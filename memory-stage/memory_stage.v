==> flow/design.v <==
module memory_stage(
	input clk, rst_n, stall,
	input [15:0] addr, 
	input [15:0] write_data, 
	input e_mem_write_en, e_mem_read_en,
	input [15:0] w_reg_write_data,
	input mem_mem_forwarding,
	input [15:0] e_alu_rslt,
	input [3:0] e_rd, e_rs, e_rt,
	input e_reg_write_en, e_reg_write_src,
	input e_halt,
	output [15:0] m_mem_addr,
	output [15:0] m_mem_write_data,
	output m_mem_read_en, m_mem_write_en,
	input [15:0] m_alu_rslt,
	input [3:0] m_rd, m_rs, m_rt,
	input m_reg_write_en, m_reg_write_src,
	input m_halt
);
	wire [15:0] mem_forward;
	wire [15:0] addr_ff, write_data_ff;
	dff addr_dff [15:0] (
		.clk(clk),
		.rst(~rst_n),
		.d(addr),
		.q(addr_ff),
		.wen(~stall)
	);
	dff write_data_dff [15:0] (
		.clk(clk),
		.rst(~rst_n),
		.d(stall ? mem_forward : write_data),
		.q(write_data_ff),
		.wen(1'b1)
	);
	wire mem_write_en_ff, mem_read_en_ff;
	dff mem_write_en_dff (
		.clk(clk),
		.rst(~rst_n),
		.d(e_mem_write_en),
		.q(mem_write_en_ff),
		.wen(~stall)
	);
	dff mem_read_en_dff (
		.clk(clk),
		.rst(~rst_n),
		.d(e_mem_read_en),
		.q(mem_read_en_ff),
		.wen(~stall)
	);
	dff rd_dff [3:0] (
		.clk(clk),
		.rst(~rst_n),
		.d(e_rd),
		.q(m_rd),
		.wen(~stall)
	);
	dff rs_dff [3:0] (
		.clk(clk),
		.rst(~rst_n),
		.d(e_rs),
		.q(m_rs),
		.wen(~stall)
	);
	dff rt_dff [3:0] (
		.clk(clk),
		.rst(~rst_n),
		.d(e_rt),
		.q(m_rt),
		.wen(~stall)
	);
	dff alu_rslt_dff [15:0] (
		.clk(clk),
		.rst(~rst_n),
		.d(e_alu_rslt),
		.q(m_alu_rslt),
		.wen(~stall)
	);
	wire reg_write_en_ff, halt_ff;
	dff reg_write_en_dff (
		.clk(clk),
		.rst(~rst_n),
		.d(e_reg_write_en),
		.q(reg_write_en_ff),
		.wen(~stall)
	);
	dff reg_write_src_dff (
		.clk(clk),
		.rst(~rst_n),
		.d(e_reg_write_src),
		.q(m_reg_write_src),
		.wen(~stall)
	);
	dff halt_dff (
		.clk(clk),
		.rst(~rst_n),
		.d(e_halt),
		.q(halt_ff),
		.wen(~stall)
	);
	assign m_reg_write_en = stall ? 1'b0 : reg_write_en_ff;
	assign m_halt = stall ? 1'b0 : halt_ff;
	assign mem_forward = mem_mem_forwarding ? w_reg_write_data : write_data_ff;
	assign m_mem_addr = addr_ff;
	assign m_mem_write_data = mem_forward;
	assign m_mem_read_en = mem_read_en_ff;
	assign m_mem_write_en = mem_write_en_ff;
endmodule
module dff (q, d, wen, clk, rst);
    output         q;  
    input          d;  
    input 	   wen;  
    input          clk;  
    input          rst;  
    reg            state;
    assign q = state;
    always @(posedge clk) begin
      state <= rst ? 0 : (wen ? d : state);
    end
endmodule
* Tool chain data of memory_stage
What the tools print for memory_stage, step after step.
Line numbers count from 1 in the design file above.
Operators: Yosys type, input widths -> output width; for muxes data width and select width s.
Cell names lack the library's common part.
The mark -- stands for no value.
- Design top :: memory_stage
- Clock :: clk
- Library :: sky130hd
- Corner :: tt_025C_1v80

* Elaborated design
Yosys after proc, flatten, opt, wreduce and memory -nomap, before mapping. Enables and synchronous resets that opt folds into registers are not counted as muxes. Memory bits, and registers merged into a memory's read port (data or address), are not among the register bits. Print and check cells are not counted. Equal cells are merged and count once.
- Multiplexer cells :: 2
** Operator list (number)
- $mux 16 :: 2
- Bits in registers :: 34
- Output and inout port bits :: 34

* Depth
Longest topological path by Yosys (ltp), each cell counted once; first at word level (registers and memories cut), then after technology mapping (sequential cells cut; the memories' decode and read muxes count).
- Depth after elaboration :: 2
- ABC_AREA :: 1
- Mapped depth :: 7

* Netlist
The flow's flattened synthesis, as Yosys stat reports it; memories are mapped. The netlist is that of the ABC_AREA named above (0 if unset); the other value can give another one.
** Cell types (number)
- dfxtp_1 :: 34
- nor2_1 :: 66
- nand2_1 :: 54
- buf_4 :: 18
- o21ai_0 :: 18
- nand3_1 :: 16
- buf_6 :: 6
- inv_1 :: 16
- nand2_2 :: 9
- clkbuf_8 :: 2
- buf_8 :: 1
- nor2_2 :: 2
- inv_8 :: 1
- nand2_4 :: 1
- inv_2 :: 2
- buf_2 :: 1
- clkbuf_2 :: 1
- Standard cells after synthesis :: 248
- Chip area (Yosys) :: 1715.4 um2
- Flip-flop cells :: 34

* Path before layout
Path of least setup slack by OpenSTA after synthesis, without wires, with an ideal clock, recovery checks aside; 20% of the period is set as input and as output delay. Where synthesis merged equal registers, the netlist keeps one of their names.
- Kind :: input port to output port
- Start point :: in mem_mem_forwarding
- End point :: out m_mem_write_data[0]
- Period :: 1200 ps
- Input delay :: 240 ps
- Output delay :: 240 ps
- Time at the first pin :: 240 ps
- Data arrival time :: 699 ps
- Path slack :: 261 ps
- Delay of the path :: 459 ps
- Stages on the path :: 5
- Period reached after synthesis :: 939 ps
"delay of the path" = arrival - input delay + setup time.
A path that ends at an output port has no setup time.
"stages on the path": output pins that drive a net of the path, with the launching flip-flop's if there is one; two outputs of one cell count as two.
"period reached after synthesis" is the clock period less the worst setup slack; recovery checks do not enter. This is arithmetic on one report: input and output delays are still those of the set period (20% each).
Between the ends stands the longest chain of elaborated cells between them, by number of cells; it is not shown to be the way that was timed. Of several equally long chains one is given.
Each line given opens the expression or statement behind the cell; cells for indexed reads and writes are added by Yosys, which also makes memories of some case tables.
- Cell sequence :: buf_6 > inv_8 > buf_8 > nand2_2 > nand2_1
- Cells in the longest elaborated chain :: 1
- Elaborated cells on any way between the ends :: 1
- RTL lines with such cells :: 1
- Those cells by class :: 1 x mux
** RTL lines, path after synthesis
- from (decl) :: RTL line 7 : input mem_mem_forwarding,
- $mux 16 :: RTL line 103 : assign mem_forward = mem_mem_forwarding ? w_reg_write_data : write_data_ff;
- to (decl) :: RTL line 13 : output [15:0] m_mem_write_data,

Below are 2 stored runs of the flow (Yosys, OpenROAD; platform sky130hd) on memory_stage, each with its settings, unordered. Constraints: input delay and output delay 20% of the set period each, output load 0.01 pF.

** Flow run A
- Settings :: period_ns=2.35; CORE_UTILIZATION=58; SETUP_SLACK_MARGIN=0.24; PLACE_DENSITY_LB_ADDON=0.12; CELL_PAD_IN_SITES_GLOBAL_PLACEMENT=1; CELL_PAD_IN_SITES_DETAIL_PLACEMENT=0; ABC_AREA=1; CTS_CLUSTER_DIAMETER=252; SLEW_MARGIN=35; MIN_ROUTING_LAYER=met2; MAX_ROUTING_LAYER=met4; CAP_MARGIN=20; CORE_MARGIN=2
- Outcome :: did not finish, placement stopped with FLW-0024

** Flow run B
- Settings :: period_ns=1.17; CORE_UTILIZATION=48; SETUP_SLACK_MARGIN=0.09; PLACE_DENSITY=0.43; CELL_PAD_IN_SITES_GLOBAL_PLACEMENT=1; CELL_PAD_IN_SITES_DETAIL_PLACEMENT=1; TNS_END_PERCENT=40; GPL_TIMING_DRIVEN=1; CTS_CLUSTER_SIZE=73; CTS_CLUSTER_DIAMETER=317; CAP_MARGIN=20; CORE_MARGIN=2; SLEW_MARGIN=20
- Outcome :: did not finish, placement stopped with DPL-0033
