==> flow/design.v <==
module dff (q, d, wen, clk, rst);
    output         q;  
    input          d;  
    input 	   wen;  
    input          clk;  
    input          rst;  
    reg            state;
    assign q = state;
    always @(posedge clk) begin
      state <= rst ? 0 : (wen ? d : state);
    end
endmodule
module writeback_stage(
	input clk, rst_n,
	input [15:0] alu_result, mem_read,
	input reg_write_src,  
	input m_reg_write_en,
	input [3:0] m_rd,
	input m_halt,
	output [15:0] reg_write_data,
	output w_reg_write_en,
	output [3:0] w_rd,
	output halt
);
	wire [15:0] alu_result_ff;
	dff alu_result_dff [15:0] (
		.clk(clk),
		.rst(~rst_n),
		.d(alu_result),
		.q(alu_result_ff),
		.wen(1'b1)
	);
	wire [15:0] mem_read_ff;
	dff mem_read_dff [15:0] (
		.clk(clk),
		.rst(~rst_n),
		.d(mem_read),
		.q(mem_read_ff),
		.wen(1'b1)
	);
	wire reg_write_src_ff;
	dff reg_write_src_dff (
		.clk(clk),
		.rst(~rst_n),
		.d(reg_write_src),
		.q(reg_write_src_ff),
		.wen(1'b1)
	);
	dff reg_write_en_dff (
		.clk(clk),
		.rst(~rst_n),
		.d(m_reg_write_en),
		.q(w_reg_write_en),
		.wen(1'b1)
	);
	dff rd_dff [3:0] (
		.clk(clk),
		.rst(~rst_n),
		.d(m_rd),
		.q(w_rd),
		.wen(1'b1)
	);
	dff halt_dff (
		.clk(clk),
		.rst(~rst_n),
		.d(m_halt),
		.q(halt),
		.wen(1'b1)
	);
	assign reg_write_data = reg_write_src_ff ? mem_read_ff : alu_result_ff;
endmodule
* Step by step through the tools: writeback_stage
Tool output for the design above, in the order of the flow.
Lines are those of the file above, counted from 1.
Operators carry their Yosys type and port widths (W data, S select, Z words).
Cell names lack the library's common part.
The mark - stands for no value.
- Top module :: writeback_stage
- Clock :: clk
- Cell library :: sky130hd
- Library corner :: tt_025C_1v80

* Word level
Counts by Yosys on the flattened word-level netlist (proc, flatten, opt, wreduce; memories kept). Register bits leave out memories and registers merged into their read ports (data or address); mux counts leave out enables and synchronous resets folded into registers. Print and check cells are left out. Cells with the same type and inputs are merged into one.
- Bits in registers :: 39
- Input port bits :: 41
- Output and inout bits :: 22
- Elaborated cells :: 40
- Muxes and demuxes :: 1
** Operators by type and width (count)
- $mux W16 :: 1

* Longest topological paths
Yosys ltp: most cells in a row. Word level: on the elaborated netlist, between registers, memories and ports. Mapped: between sequential cells and ports; inverters and the memories' decode and read muxes count.
- Depth after elaboration :: 1
- ABC_AREA :: 0
- Gate-level depth with buffers :: 3
- Gate-level depth less buffers :: 1

* Mapped cells and area
The flow's flattened synthesis, as Yosys stat reports it; memories are mapped. The netlist is that of the ABC_AREA named above (0 if unset); the other value can give another one.
The area totals of this step are shown rounded.
** Cell types
- dfxtp_1 :: count 39, area in all 780.749 um^2
- and2_1 :: count 39, area in all 243.984 um^2
- mux2_4 :: count 10, area in all 150.144 um^2
- mux2_2 :: count 6, area in all 67.565 um^2
- buf_4 :: count 4, area in all 30.029 um^2
- buf_12 :: count 1, area in all 20.019 um^2
- buf_6 :: count 1, area in all 11.261 um^2
- clkbuf_1 :: count 2, area in all 7.507 um^2
- buf_2 :: count 1, area in all 5.005 um^2
- clkbuf_2 :: count 1, area in all 5.005 um^2
- Cell count :: 104
- Chip area (Yosys) :: 0.0013 mm^2
- Area of sequential cells :: 0.00078 mm^2
- Mapped flip-flops :: 39
- Buffer cells :: 10
By module: a second synthesis without flattening, with its own total; a netlist apart from the flattened one above.
- Cell total of the unflattened synthesis :: 137
- Area total of the unflattened synthesis :: 0.0016 mm^2
Each row is one instance without its submodules.
** Modules
- dff :: times used 39, cells 3, area 0.000034 mm^2, seq. area 0.00002 mm^2
- writeback_stage :: times used 1, cells 20, area 0.00026 mm^2, seq. area 0 mm^2

* Worst setup path after synthesis
Path of least setup slack by OpenSTA after synthesis, without wires, with an ideal clock, recovery checks aside; 20% of the period is set as input and as output delay. Where synthesis merged equal registers, the netlist keeps one of their names.
- Path kind :: reg-to-output
- Start point :: register reg_write_src_dff.state
- End point :: output port reg_write_data[0]
- Period :: 1.79 ns
- Arrival time :: 0.872 ns
- Setup slack :: 0.560 ns
- Path delay :: 0.872 ns
- Driving pins on the path :: 4
- Synthesis period reached :: 1.23 ns
"path delay" is the arrival time less input delay plus setup time.
At an output port there is no setup time.
"driving pins on the path" counts driving pins, that of a launching flip-flop among them; a cell with two outputs on the path counts twice.
"synthesis period reached" is the clock period less the worst setup slack; recovery checks do not enter. This is arithmetic on one report: input and output delays are still those of the set period (20% each).
Between the ends stands the longest chain of elaborated cells between them, by number of cells; it is not shown to be the way that was timed. Of several equally long chains one is given.
A line is the first line of the expression or statement that the cell stems from. Yosys adds cells for indexed reads and writes and turns some case tables into memories.
- Cell sequence :: dfxtp_1 > buf_6 > buf_12 > mux2_4
- Cells in the longest elaborated chain :: 1
- Elaborated cells on any way between the ends :: 1
- Source lines of those cells :: 1
** RTL lines, path post-synthesis
- from (decl) :: RTL line 7 : reg            state;
- from (assign) :: RTL line 10 : state <= rst ? 0 : (wen ? d : state);
- $mux W16 :: RTL line 70 : assign reg_write_data = reg_write_src_ff ? mem_read_ff : alu_result_ff;
- to (decl) :: RTL line 20 : output [15:0] reg_write_data,

* Path in the finished layout
From the final timing report of flow run 1: the path of least setup slack in the routed layout; clock arrival at registers is part of the times.
- Path kind :: reg-to-output
- Start point :: register reg_write_src_dff.state
- End point :: output port reg_write_data[14]
- Period :: 0.733 ns
- Arrival time :: 1.23 ns
- Setup slack :: -0.64 ns
- Driving pins on the path :: 4
Between the ends stands the longest chain of elaborated cells between them, by number of cells; it is not shown to be the way that was timed. Of several equally long chains one is given.
- Cell sequence :: dfxtp_4 > buf_6 > mux2_4 > buf_6
- Cells in the longest elaborated chain :: 1
- Elaborated cells on any way between the ends :: 1
- Source lines of those cells :: 1
** RTL lines, path post-layout
- from (decl) :: RTL line 7 : reg            state;
- from (assign) :: RTL line 10 : state <= rst ? 0 : (wen ? d : state);
- $mux W16 :: RTL line 70 : assign reg_write_data = reg_write_src_ff ? mem_read_ff : alu_result_ff;
- to (decl) :: RTL line 20 : output [15:0] reg_write_data,

==> runs of writeback_stage <==
2 stored runs of writeback_stage in the flow (synthesis by Yosys, layout by OpenROAD, sky130hd cells), in arbitrary order. Constraints: input delay and output delay 20% of the set period each, output load 0.01 pF.
By "period reached" is meant the clock period of the run minus its worst setup slack. This is arithmetic on one report: input and output delays are still those of the set period (20% each).
"overall power" is the tool's figure for a default switching activity; nothing was simulated.
The measured numbers are rounded.

* Flow run 1
** Files
==> flow/run.sh <==
#!/bin/bash
# the make line also repeats the synthesis and layout settings of config.mk as NAME=value (left out here)
make -C /OpenROAD-flow-scripts/flow DESIGN_CONFIG=/design/flow/config.mk WORK_HOME=/design/flow/orfs CLKGATE_MAP_FILE= finish
==> flow/config.mk <==
export PLATFORM = sky130hd
export DESIGN_NAME = writeback_stage
export DESIGN_NICKNAME = writeback_stage
export VERILOG_FILES = /design/flow/design.v
export SDC_FILE = /design/flow/constraint.sdc
export NUM_CORES = 4
export LEC_CHECK = 0
export ABC_AREA = 0
export CAP_MARGIN = 25
export CELL_PAD_IN_SITES_DETAIL_PLACEMENT = 0
export CELL_PAD_IN_SITES_GLOBAL_PLACEMENT = 1
export CORE_MARGIN = 8
export CORE_UTILIZATION = 27
export GPL_ROUTABILITY_DRIVEN = 1
export GPL_TIMING_DRIVEN = 1
export MIN_ROUTING_LAYER = met1
export PLACE_DENSITY = 0.57
export SLEW_MARGIN = 20
export TNS_END_PERCENT = 80
==> flow/constraint.sdc <==
create_clock -name core_clock -period 0.733 [get_ports {clk}]
set_input_delay 0.1466 -clock core_clock [delete_from_list [all_inputs] [get_ports {clk}]]
set_output_delay 0.1466 -clock core_clock [all_outputs]
set_load 0.01 [all_outputs]
** Results
- Synthesis area :: 0.0013 mm^2
- Setup slack of the worst path :: -0.64 ns
- Full die area :: 0.0074 mm^2
- Overall power :: 4300 µW
- Utilization after routing :: 45%
- Total negative slack :: -11 ns
- Period reached :: 1.375 ns

* Flow run 2
** Files
==> flow/run.sh <==
#!/bin/bash
# the make line also repeats the synthesis and layout settings of config.mk as NAME=value (left out here)
make -C /OpenROAD-flow-scripts/flow DESIGN_CONFIG=/design/flow/config.mk WORK_HOME=/design/flow/orfs CLKGATE_MAP_FILE= finish
==> flow/config.mk <==
export PLATFORM = sky130hd
export DESIGN_NAME = writeback_stage
export DESIGN_NICKNAME = writeback_stage
export VERILOG_FILES = /design/flow/design.v
export SDC_FILE = /design/flow/constraint.sdc
export NUM_CORES = 4
export LEC_CHECK = 0
export CAP_MARGIN = 20
export CORE_MARGIN = 2
export CORE_UTILIZATION = 40
export SETUP_SLACK_MARGIN = 0.33
export SLEW_MARGIN = 20
==> flow/constraint.sdc <==
create_clock -name core_clock -period 1.23 [get_ports {clk}]
set_input_delay 0.2460 -clock core_clock [delete_from_list [all_inputs] [get_ports {clk}]]
set_output_delay 0.2460 -clock core_clock [all_outputs]
set_load 0.01 [all_outputs]
** Results
- Synthesis area :: 0.0013 mm^2
- Setup slack of the worst path :: -0.30 ns
- Full die area :: 0.0038 mm^2
- Overall power :: 2500 µW
- Utilization after routing :: 67%
- Total negative slack :: -4.5 ns
- Period reached :: 1.534 ns
